==> flow/design.v <==
module APB_generator
#(parameter control_reg_ADDR = 4'h0,  
  parameter status_ADDR = 4'h4)     
(
    input wire PWRITE,             
    input wire PCLK,               
    input wire PSEL,               
    input wire [31:0] PADDR,              
    input wire [31:0] PWDATA,      
    output reg [31:0] PRDATA = 0,  
    input wire PENABLE,            
    output reg PREADY = 0,          
	  input PRESET,                    
    output reg CLK = 0                     
);
reg  [31:0] control_reg  = 0;   
reg  [31:0] status = 0;         
reg  [31:0] counter = 0;        
reg flag = 0;                   
always @(posedge PCLK) 
begin
    if (PSEL && !PWRITE && PENABLE)  
     begin
        case(PADDR)
         control_reg_ADDR : PRDATA <= control_reg;  
         status_ADDR      : PRDATA <= status;   
        endcase
        PREADY <= 1'd1;  
     end
     else if(PSEL && PWRITE && PENABLE)  
     begin
      if(PADDR == control_reg_ADDR)
      begin
        control_reg <= PWDATA;
        flag <= 1'd1;          
        PREADY <= 1'd1;        
      end
     end
   if (PREADY)  
    begin
      PREADY <= !PREADY;
    end
  if(flag)   
    begin
      flag <= !flag;
    end
  end
always @(posedge PCLK) begin  
   if(flag)
   begin
    counter <= control_reg[31:1];  
    status[31:1] <= control_reg[31:1];
   end
  else if(control_reg[0] == 1)  
   begin
     if(counter > 0)  
      begin
      counter <= counter - 1'd1;
      status[31:1] <= counter - 1'd1;
     end
   end
    if(counter == 0 && control_reg[0] == 1)  
    begin
      counter <= control_reg[31:1];
      CLK <= !CLK;
      status[31:1] <= control_reg[31:1];
      status[0]    <= !CLK;
    end
end
endmodule
# From RTL to reports: APB_generator
# The steps from the RTL of APB_generator to its reports follow in flow order.
# Line numbers count from 1 in the design file above.
# Operators: Yosys type, input widths -> output width; for muxes data width and select width s.
# Library cell names are shortened.
design:
  design: "APB_generator"
  clock: "PCLK"
  lib: "sky130hd"
  pvt_corner: "tt_025C_1v80"

# Word level
# Source: Yosys, flattened and elaborated, memories not mapped. Widths are those after wreduce. Registers that Yosys merges into a memory's read port (data or address) are not register bits. Print and check cells do not count.
word_totals:
  register_bits: 130
  input_bits: 69
  output_inout_bits: 34
  wordCells: 46
classes:
  add_sub_neg: 1
  cmp: 1
  eq_ne: 1
  n_mux: 15
  logic: 1
  reduce_logical: 19
ops:
  columns: ["cell", "n"]
  rows:
  - ["$mux 31", 8]
  - ["$logic_not 32->1", 2]
  - ["$pmux 32 s2", 1]
  - ["$sub 32x1->32 const B", 1]
  - ["$gt 32x1->1 const B", 1]
  - ["$eq 32x3->1 const B", 1]
  - ["$reduce_and 2->1", 3]
  - ["$reduce_bool 3->1", 2]
  - ["$mux 1", 6]
  - ["$logic_and 1x1->1", 5]
  - ["$logic_not 1->1", 4]
  - ["$reduce_and 3->1", 1]
  - ["$reduce_bool 2->1", 1]
  - ["$reduce_or 2->1", 1]
  - ["$not 1->1", 1]

# Longest topological paths
# Longest topological path by Yosys (ltp), each cell counted once; first at word level (registers and memories cut), then after technology mapping (sequential cells cut; the memories' decode and read muxes count).
depth:
  word_depth: 5
  ABC_AREA: 1
  ltp_mapped: 11
  ltp_nobuf: 11

# Synthesis result
# The flow's flattened synthesis, as Yosys stat reports it; memories are mapped. The netlist is that of the ABC_AREA named above (0 if unset); the other value can give another one.
# The area totals of this step are shown rounded.
mapped:
  cell_count: 534
  synth_area_um2: 5020
  sequential_area_um2: 2940
  flip_flops: 99
  buffers: 14
by_type:
  columns: ["type", "n", "type_area_um2"]
  rows:
  - ["edfxtp_1", 96, 2.88E+03]
  - ["nand2_1", 192, 720.691]
  - ["nor2_1", 74, 277.766]
  - ["nand3_1", 42, 210.202]
  - ["o21ai_2", 15, 131.376]
  - ["xor2_1", 10, 87.584]
  - ["inv_1", 23, 86.333]
  - ["nand2_2", 13, 81.328]
  - ["nor2_2", 11, 68.816]
  - ["dfxtp_1", 3, 60.058]
  - ["xnor2_1", 6, 52.55]
  - ["buf_12", 2, 40.038]
  - ["o21ai_0", 7, 35.034]
  - ["buf_8", 2, 30.029]
  - ["nand3b_1", 4, 30.029]
  - ["ha_1", 2, 25.024]
  - ["nand4_1", 4, 25.024]
  - ["nor4_1", 4, 25.024]
# Not listed: further types 11, cells in them 24.

# Path before layout
# OpenSTA on the mapped netlist: ideal clock, no wires. The path of least setup slack (recovery checks aside). Input and output delay are each 20% of the period. Register names are those of the netlist, which keeps one name where synthesis merged equal registers.
synth_timing:
  path_type: "input to register"
  start: "input PADDR[4]"
  end: "register PRDATA[0]"
  period_ns: 9.68
  input_delay_ns: 1.936
  setup_time_ns: 0.502
  t_first_pin_ns: 1.936
  arrival_time_ns: 5.384
  required_ns: 9.178
  path_slack_ns: 3.794
  path_delay_ns: 3.950
  driving_pins: 5
  n_path_buf: 0
  synth_period_reached_ns: 5.886
# "path_delay_ns" is the arrival time less input delay plus setup time.
# "driving_pins": output pins that drive a net of the path, with the launching flip-flop's if there is one; two outputs of one cell count as two.
# "synth_period_reached_ns" is the clock period less the worst setup slack; recovery checks do not enter. This is arithmetic on one report: input and output delays are still those of the set period (20% each).
# The rows between start and end are the longest chain of elaborated cells between them; the timing report does not say that the signal goes this way. Where chains are equally long, one stands for them.
# Each line given opens the expression or statement behind the cell; cells for indexed reads and writes are added by Yosys, which also makes memories of some case tables.
# The path ends at the enable pin of a flip-flop; only ways to that pin are counted.
synth_via:
  cell_sequence: "nor2_1 -> nand2_1 -> nor2_1 -> nand3b_1 -> nor4_1"
  elab_chain_len: 3
  cells_between: 4
  cone_classes: "1 x eq/ne; 3 x reduce/logical"
synth_rtl:
  columns: ["element", "line", "rtl"]
  rows:
  - ["start, declared", 8, "input wire [31:0] PADDR,"]
  - ["$eq 32x3->1", 24, "case(PADDR)"]
  - ["$reduce_bool 2->1", null, null]
  - ["$reduce_and 2->1", null, null]
  - ["end, assigned", 25, "control_reg_ADDR : PRDATA <= control_reg;"]
  - ["end, assigned", 26, "status_ADDR      : PRDATA <= status;"]
  - ["end, declared", 10, "output reg [31:0] PRDATA = 0,"]

# Timing after layout
# Path of least setup slack in the final report of flow run 1 (OpenROAD, finished layout, wires in). Where an end is a register, its clock arrival counts in the times.
layout_timing:
  path_type: "input to register"
  start: "input PADDR[23]"
  end: "register PRDATA[16]"
  period_ns: 9.17
  input_delay_ns: 1.83
  setup_time_ns: 0.25
  t_first_pin_ns: 1.83
  arrival_time_ns: 4.04
  required_ns: 9.27
  path_slack_ns: 5.23
  driving_pins: 9
  n_path_buf: 1
# The rows between start and end are the longest chain of elaborated cells between them; the timing report does not say that the signal goes this way. Where chains are equally long, one stands for them.
# The path ends at the data pin of a flip-flop with enable; ways to the enable are not counted.
layout_via:
  cell_sequence: "clkdlybuf4s50_1 -> nor2_1 -> nand2_1 -> nor2_1 -> nand2_1 -> inv_2 -> nand2_2 -> nand2_1 -> nand2_1"
  elab_chain_len: 2
  cells_between: 3
  cone_classes: "1 x eq/ne; 1 x mux; 1 x reduce/logical"
layout_rtl:
  columns: ["element", "line", "rtl"]
  rows:
  - ["start, declared", 8, "input wire [31:0] PADDR,"]
  - ["$eq 32x3->1", 24, "case(PADDR)"]
  - ["$pmux 32 s2", 24, null]
  - ["end, assigned", 25, "control_reg_ADDR : PRDATA <= control_reg;"]
  - ["end, assigned", 26, "status_ADDR      : PRDATA <= status;"]
  - ["end, declared", 10, "output reg [31:0] PRDATA = 0,"]

# APB_generator through Yosys and OpenROAD on sky130hd: 2 stored runs, unordered, with their settings and measured results. The constraints put input and output delay at 20% of the set period each and load the outputs with 0.01 pF.
# "achieved_clock_period_ns" means the clock period less the worst setup slack. The figure is calculated, with input and output delays left at 20% of the set period.
# "worst_setup_path_time_ns" = time allowed to the worst setup path (clock period - input delay - output delay, where it has them) - its slack; a late launch clock adds to it, a late capture clock takes from it.
# Values from the reports are rounded here.
runs:
  - name: "flow run 1"
    settings:
      period_ns: 9.17
      CORE_UTILIZATION: 25
      SETUP_SLACK_MARGIN: 0.61
      PLACE_DENSITY: 0.46
      CORE_MARGIN: 6
      CELL_PAD_IN_SITES_DETAIL_PLACEMENT: 0
      ABC_AREA: 1
      GPL_TIMING_DRIVEN: 1
      GPL_ROUTABILITY_DRIVEN: 0
      CTS_CLUSTER_SIZE: 37
      MIN_ROUTING_LAYER: "met2"
      CAP_MARGIN: 20
      SLEW_MARGIN: 20
    results:
      worst_setup_slack_ns: 5.23
      fin_util_frac: 0.336
      tns_setup_ns: 0.000
      worst_setup_path_time_ns: 2.11
      worst_setup_path_type: "input to register"
      hold_ws_ns: 0.433
      die_footprint_um2: 23600
      synth_chip_area_um2: 5020
      achieved_clock_period_ns: 3.941
  - name: "flow run 2"
    settings:
      period_ns: 4.82
      CORE_UTILIZATION: 37
      SETUP_SLACK_MARGIN: 0.98
      PLACE_DENSITY_LB_ADDON: 0.24
      TNS_END_PERCENT: 65
      ABC_AREA: 1
      CAP_MARGIN: 35
      MIN_ROUTING_LAYER: "met2"
      CORE_MARGIN: 2
      SLEW_MARGIN: 20
    results:
      fin_util_frac: 0.494
      die_footprint_um2: 14500
      tns_setup_ns: 0.000
      worst_setup_path_time_ns: 2.15
      worst_setup_path_type: "input to register"
      synth_chip_area_um2: 5020
      hold_ws_ns: 0.422
      worst_setup_slack_ns: 1.71
      achieved_clock_period_ns: 3.113
